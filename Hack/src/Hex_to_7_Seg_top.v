==> flow/design.v <==
module Hex_to_7_Seg (input [3:0] hex,
                     output [6:0] seven_seg);
    reg [6:0] seg_out;
    assign seven_seg = ~seg_out;
    always @(hex) begin
        case (hex)
            4'h0: seg_out    = 7'b0111111;
            4'h1: seg_out    = 7'b0000110;
            4'h2: seg_out    = 7'b1011011;
            4'h3: seg_out    = 7'b1001111;
            4'h4: seg_out    = 7'b1100110;
            4'h5: seg_out    = 7'b1101101;
            4'h6: seg_out    = 7'b1111101;
            4'h7: seg_out    = 7'b0000111;
            4'h8: seg_out    = 7'b1111111;
            4'h9: seg_out    = 7'b1101111;
            4'hA: seg_out    = 7'b1110111;
            4'hB: seg_out    = 7'b1111100;
            4'hC: seg_out    = 7'b0111001;
            4'hD: seg_out    = 7'b1011110;
            4'hE: seg_out    = 7'b1111001;
            4'hF: seg_out    = 7'b1110001;
            default: seg_out = 7'bxxxxxxx;
        endcase
    end
endmodule  
module Hex_to_7_Seg_top (input clk,
                         input reset,
                         input [3:0] hex_in_0,
                         input [3:0] hex_in_1,
                         input [3:0] hex_in_2,
                         input [3:0] hex_in_3,
                         output reg [6:0] seg_out,
                         output reg enable0,
                         output reg enable1,
                         output reg enable2,
                         output reg enable3);
    wire [6:0] seg_out_0;
    wire [6:0] seg_out_1;
    wire [6:0] seg_out_2;
    wire [6:0] seg_out_3;
    reg [1:0] toggle = 2'b00;
    reg [15:0] refresh_counter;
    Hex_to_7_Seg Hex_to_7_Seg_0 (
    .hex(hex_in_0),
    .seven_seg(seg_out_0)
    );
    Hex_to_7_Seg Hex_to_7_Seg_1 (
    .hex(hex_in_1),
    .seven_seg(seg_out_1)
    );
    Hex_to_7_Seg Hex_to_7_Seg_2 (
    .hex(hex_in_2),
    .seven_seg(seg_out_2)
    );
    Hex_to_7_Seg Hex_to_7_Seg_3 (
    .hex(hex_in_3),
    .seven_seg(seg_out_3)
    );
    always @(posedge clk)
    begin
        if (reset)
            refresh_counter <= 0;
        else
            refresh_counter <= refresh_counter + 1;
    end
    always @(posedge clk)
    begin
        if (refresh_counter == {16{1'b1}})
            toggle <= toggle + 1;
            end
        always @(toggle, seg_out_0, seg_out_1)
        begin
            case (toggle)
                2'b00: begin
                    seg_out = seg_out_0;
                    enable0 = 1'b0;
                    enable1 = 1'b1;
                    enable2 = 1'b1;
                    enable3 = 1'b1;
                end
                2'b01: begin
                    seg_out = seg_out_1;
                    enable0 = 1'b1;
                    enable1 = 1'b0;
                    enable2 = 1'b1;
                    enable3 = 1'b1;
                end
                2'b10: begin
                    seg_out = seg_out_2;
                    enable0 = 1'b1;
                    enable1 = 1'b1;
                    enable2 = 1'b0;
                    enable3 = 1'b1;
                end
                2'b11: begin
                    seg_out = seg_out_3;
                    enable0 = 1'b1;
                    enable1 = 1'b1;
                    enable2 = 1'b1;
                    enable3 = 1'b0;
                end
            endcase
        end
        endmodule  
==> Tool chain data of Hex_to_7_Seg_top <==
Tool output for the design above, in the order of the flow.
Lines are those of the file above, counted from 1.
Operators: Yosys type, input widths -> output width; for muxes data width and select width s.
{ "design": {"design": "Hex_to_7_Seg_top", "clock_port": "clk", "lib": "sky130hd", "pvt_corner": "tt_025C_1v80"} }

==> After elaboration <==
Yosys after proc, flatten, opt, wreduce and memory -nomap, before mapping. Enables and synchronous resets that opt folds into registers are not counted as muxes. Memory bits, and registers merged into a memory's read port (data or address), are not among the register bits. Print and check cells are not counted. Equal cells are merged and count once.
Yosys's memory passes give these memory sizes; they may raise the number of words (mostly to a power of two), join words into wider ones and drop unused or constant bits.
{ "bits": {"word_cells": 26, "mem_bits_ro": 448, "mem_count": 4, "reg_bits": 18, "input_bits": 18} }
{ "mem_list": {"columns": ["memory", "size", "word_bits", "read_ports", "write_ports", "line", "text"], "rows": [
  ["(no name shown)", 16, 7, 1, 0, 6, "case (hex)"],
  ["(no name shown)", 16, 7, 1, 0, 6, null],
  ["(no name shown)", 16, 7, 1, 0, 6, null],
  ["(no name shown)", 16, 7, 1, 0, 6, null]
]} }
{ "op_classes": {"reduce_logical": 5, "muxes": 5, "equal": 4, "addsub": 2, "bitwise": 4} }
{ "ops": {"columns": ["op", "count"], "rows": [
  ["$not 7->7", 4],
  ["$pmux 7 s4", 1],
  ["$add 16x1->16 const B", 1],
  ["$eq 16x16->1 const B", 1],
  ["$reduce_or 3->1", 4],
  ["$pmux 1 s2", 4],
  ["$eq 2x2->1 const B", 2],
  ["$add 2x1->2 const B", 1],
  ["$eq 2x1->1 const B", 1],
  ["$logic_not 2->1", 1]
]} }

==> Logic depth <==
Longest topological path by Yosys (ltp), each cell counted once; first at word level (registers and memories cut), then after technology mapping (sequential cells cut; the memories' decode and read muxes count).
{ "logic_depth": {"depth_word": 3, "ABC_AREA": 0, "mapped_depth": 7, "mapped_depth_nobuf": 6} }

==> Mapped cells and area <==
The flow's flattened synthesis, as Yosys stat reports it; memories are mapped. The netlist is that of the ABC_AREA named above (0 if unset); the other value can give another one.
{ "by_type": {"columns": ["cell", "count", "type_area_um2"], "rows": [
  ["sky130_fd_sc_hd__ha_1", 34, 425.408],
  ["sky130_fd_sc_hd__dfxtp_1", 16, 320.307],
  ["sky130_fd_sc_hd__nor2_1", 26, 97.594],
  ["sky130_fd_sc_hd__mux2i_1", 9, 90.086],
  ["sky130_fd_sc_hd__inv_1", 20, 75.072],
  ["sky130_fd_sc_hd__nand2b_1", 12, 75.072],
  ["sky130_fd_sc_hd__xor2_1", 7, 61.309],
  ["sky130_fd_sc_hd__edfxtp_1", 2, 60.058],
  ["sky130_fd_sc_hd__nor2b_1", 9, 56.304],
  ["sky130_fd_sc_hd__nand2_1", 13, 48.797],
  ["sky130_fd_sc_hd__mux4_2", 2, 45.043],
  ["sky130_fd_sc_hd__xnor2_1", 5, 43.792],
  ["sky130_fd_sc_hd__nand3_1", 8, 40.038],
  ["sky130_fd_sc_hd__a31oi_1", 6, 37.536],
  ["sky130_fd_sc_hd__nand4_1", 6, 37.536],
  ["sky130_fd_sc_hd__a21oi_1", 7, 35.034],
  ["sky130_fd_sc_hd__a311oi_1", 4, 35.034],
  ["sky130_fd_sc_hd__clkbuf_1", 8, 30.029]
]} }
Other cell types: 33; their cells: 50.
{ "synth_totals": {"cells": 244, "yosys_area_um2": 1998.2, "flip_flops": 18} }
The figures by module come from a second, unflattened synthesis with its own total; it is not the netlist above.
{ "hier_totals": {"cells_unflattened": 242, "hier_area_um2": 2003.2} }
Rows give one instance, submodules left out.
{ "by_module": {"columns": ["mod", "area_um2", "n_cells", "n_inst"], "rows": [
  ["Hex_to_7_Seg", 252.7, 31, 4],
  ["Hex_to_7_Seg_top", 992.2, 118, 1]
]} }

==> Timing after synthesis <==
Source: OpenSTA report_checks on the synthesized netlist (no wires, ideal clock, input and output delay 20% of the period each), path of least setup slack; recovery checks are left aside. Register names are those of the netlist, which keeps one name where synthesis merged equal registers.
{ "synth_path": {"path_kind": "input to output", "start": "input hex_in_1[0]", "end": "output seg_out[3]", "required_ps": 2112, "path_delay_ps": 1155, "path_slack_ps": 429, "in_delay_ps": 528, "n_path_buf": 0, "period_ps": 2640, "output_delay_ps": 528, "arrival_time_ps": 1683, "stages": 6, "period_less_setup_slack_ps": 2211} }
"path_delay_ps" is the arrival time less input delay plus setup time.
A path that ends at an output port has no setup time.
"stages" counts driving pins, that of a launching flip-flop among them; a cell with two outputs on the path counts twice.
"period_less_setup_slack_ps" is the clock period less the worst setup slack; recovery checks do not enter. This is arithmetic on one report: input and output delays are still those of the set period (20% each).
Between the ends stands the longest chain of elaborated cells between them, by number of cells; it is not shown to be the way that was timed. Of several equally long chains one is given.
Each line given opens the expression or statement behind the cell; cells for indexed reads and writes are added by Yosys, which also makes memories of some case tables.
A memory read counts as a cell of the chain, while the word-level depth stops at memories.
{ "synth_via": {"path_cell_list": "sky130_fd_sc_hd__inv_1 sky130_fd_sc_hd__ha_1 sky130_fd_sc_hd__inv_1 sky130_fd_sc_hd__mux4_2 sky130_fd_sc_hd__a211oi_1 sky130_fd_sc_hd__a21oi_1", "elab_chain_cells": 3, "cone_cells": 3, "lines_between": 3, "cone_classes": "mux: 1; logic: 1; memory: 1"} }
{ "synth_rtl": {"columns": ["element", "line", "text"], "rows": [
  ["from (decl)", 30, "input [3:0] hex_in_1,"],
  ["$mem_v2 16x7", 6, "case (hex)"],
  ["$not 7->7", 4, "assign seven_seg = ~seg_out;"],
  ["$pmux 7 s4", 74, "case (toggle)"],
  ["to (decl)", 33, "output reg [6:0] seg_out,"]
]} }

==> Timing after layout <==
From the final timing report of run 1: the path of least setup slack in the routed layout; clock arrival at registers is part of the times.
The report prints the path's times to 10 ps; the period is as set.
{ "layout_path": {"path_kind": "register to output", "start": "register toggle[1]", "end": "output seg_out[1]", "output_delay_ps": 510, "path_slack_ps": -130, "arrival_time_ps": 2150, "n_path_buf": 1, "stages": 8, "period_ps": 2530, "required_ps": 2020} }
Between the ends stands the longest chain of elaborated cells between them, by number of cells; it is not shown to be the way that was timed. Of several equally long chains one is given.
{ "layout_via": {"path_cell_list": "sky130_fd_sc_hd__edfxtp_1 sky130_fd_sc_hd__inv_2 sky130_fd_sc_hd__ha_4 sky130_fd_sc_hd__nand2_4 sky130_fd_sc_hd__a21oi_1 sky130_fd_sc_hd__o21ai_0 sky130_fd_sc_hd__a41oi_2 sky130_fd_sc_hd__buf_2", "elab_chain_cells": 2, "cone_cells": 5, "lines_between": 1, "cone_classes": "eq/ne: 3; mux: 1; reduce/logical: 1"} }
{ "layout_rtl": {"columns": ["element", "line", "text"], "rows": [
  ["from (decl)", 42, "reg [1:0] toggle = 2'b00;"],
  ["from (assign)", 70, "toggle <= toggle + 1;"],
  ["$eq 2x2->1", 74, "case (toggle)"],
  ["$pmux 7 s4", 74, null],
  ["to (decl)", 33, "output reg [6:0] seg_out,"]
]} }

Lab notebook: Hex_to_7_Seg_top

Hex_to_7_Seg_top through Yosys and OpenROAD on sky130hd: 2 stored runs, unordered, with their settings and measured results. The constraints put input and output delay at 20% of the set period each and load the outputs with 0.01 pF.
"achieved clock period": clock period set for the run, less the worst setup slack. It is reckoned from that one timing run; input and output delays stay at 20% of the period that was set.
By "critical path time" is meant the share of the clock period that the worst setup path is allowed (20% is reserved at inputs, 20% at outputs), minus its slack. Clock arrival times at its registers enter into it.
"total power of the final layout" is the tool's figure for a default switching activity; nothing was simulated.
"critical path time" is given in steps of 10 ps.

==> run 1: settings <==
{ "period_ns": 2.53, "CORE_UTILIZATION": 42, "SETUP_SLACK_MARGIN": 0.31, "PLACE_DENSITY_LB_ADDON": 0.19, "CORE_ASPECT_RATIO": 0.57, "CORE_MARGIN": 8, "CELL_PAD_IN_SITES_DETAIL_PLACEMENT": 1, "TNS_END_PERCENT": 35, "CTS_CLUSTER_SIZE": 39, "CTS_CLUSTER_DIAMETER": 310, "CAP_MARGIN": 10, "MAX_ROUTING_LAYER": "met4", "SLEW_MARGIN": 20 }
==> run 1: results <==
critical path time: 2150 ps
critical path type: register to output
die size: 7308.5 um^2
achieved clock period: 2656 ps
synthesis area: 1998.2 um^2
setup total negative slack: -128 ps
total power of the final layout: 0.9226 mW
worst setup slack after layout: -126 ps
smallest hold slack: 553 ps
post-route utilization: 0.707

==> run 2: settings <==
{ "period_ns": 1.93, "CORE_UTILIZATION": 61, "CAP_MARGIN": 20, "CORE_MARGIN": 2, "SLEW_MARGIN": 20 }
==> run 2: results <==
incomplete, routing halted on GRT-0232
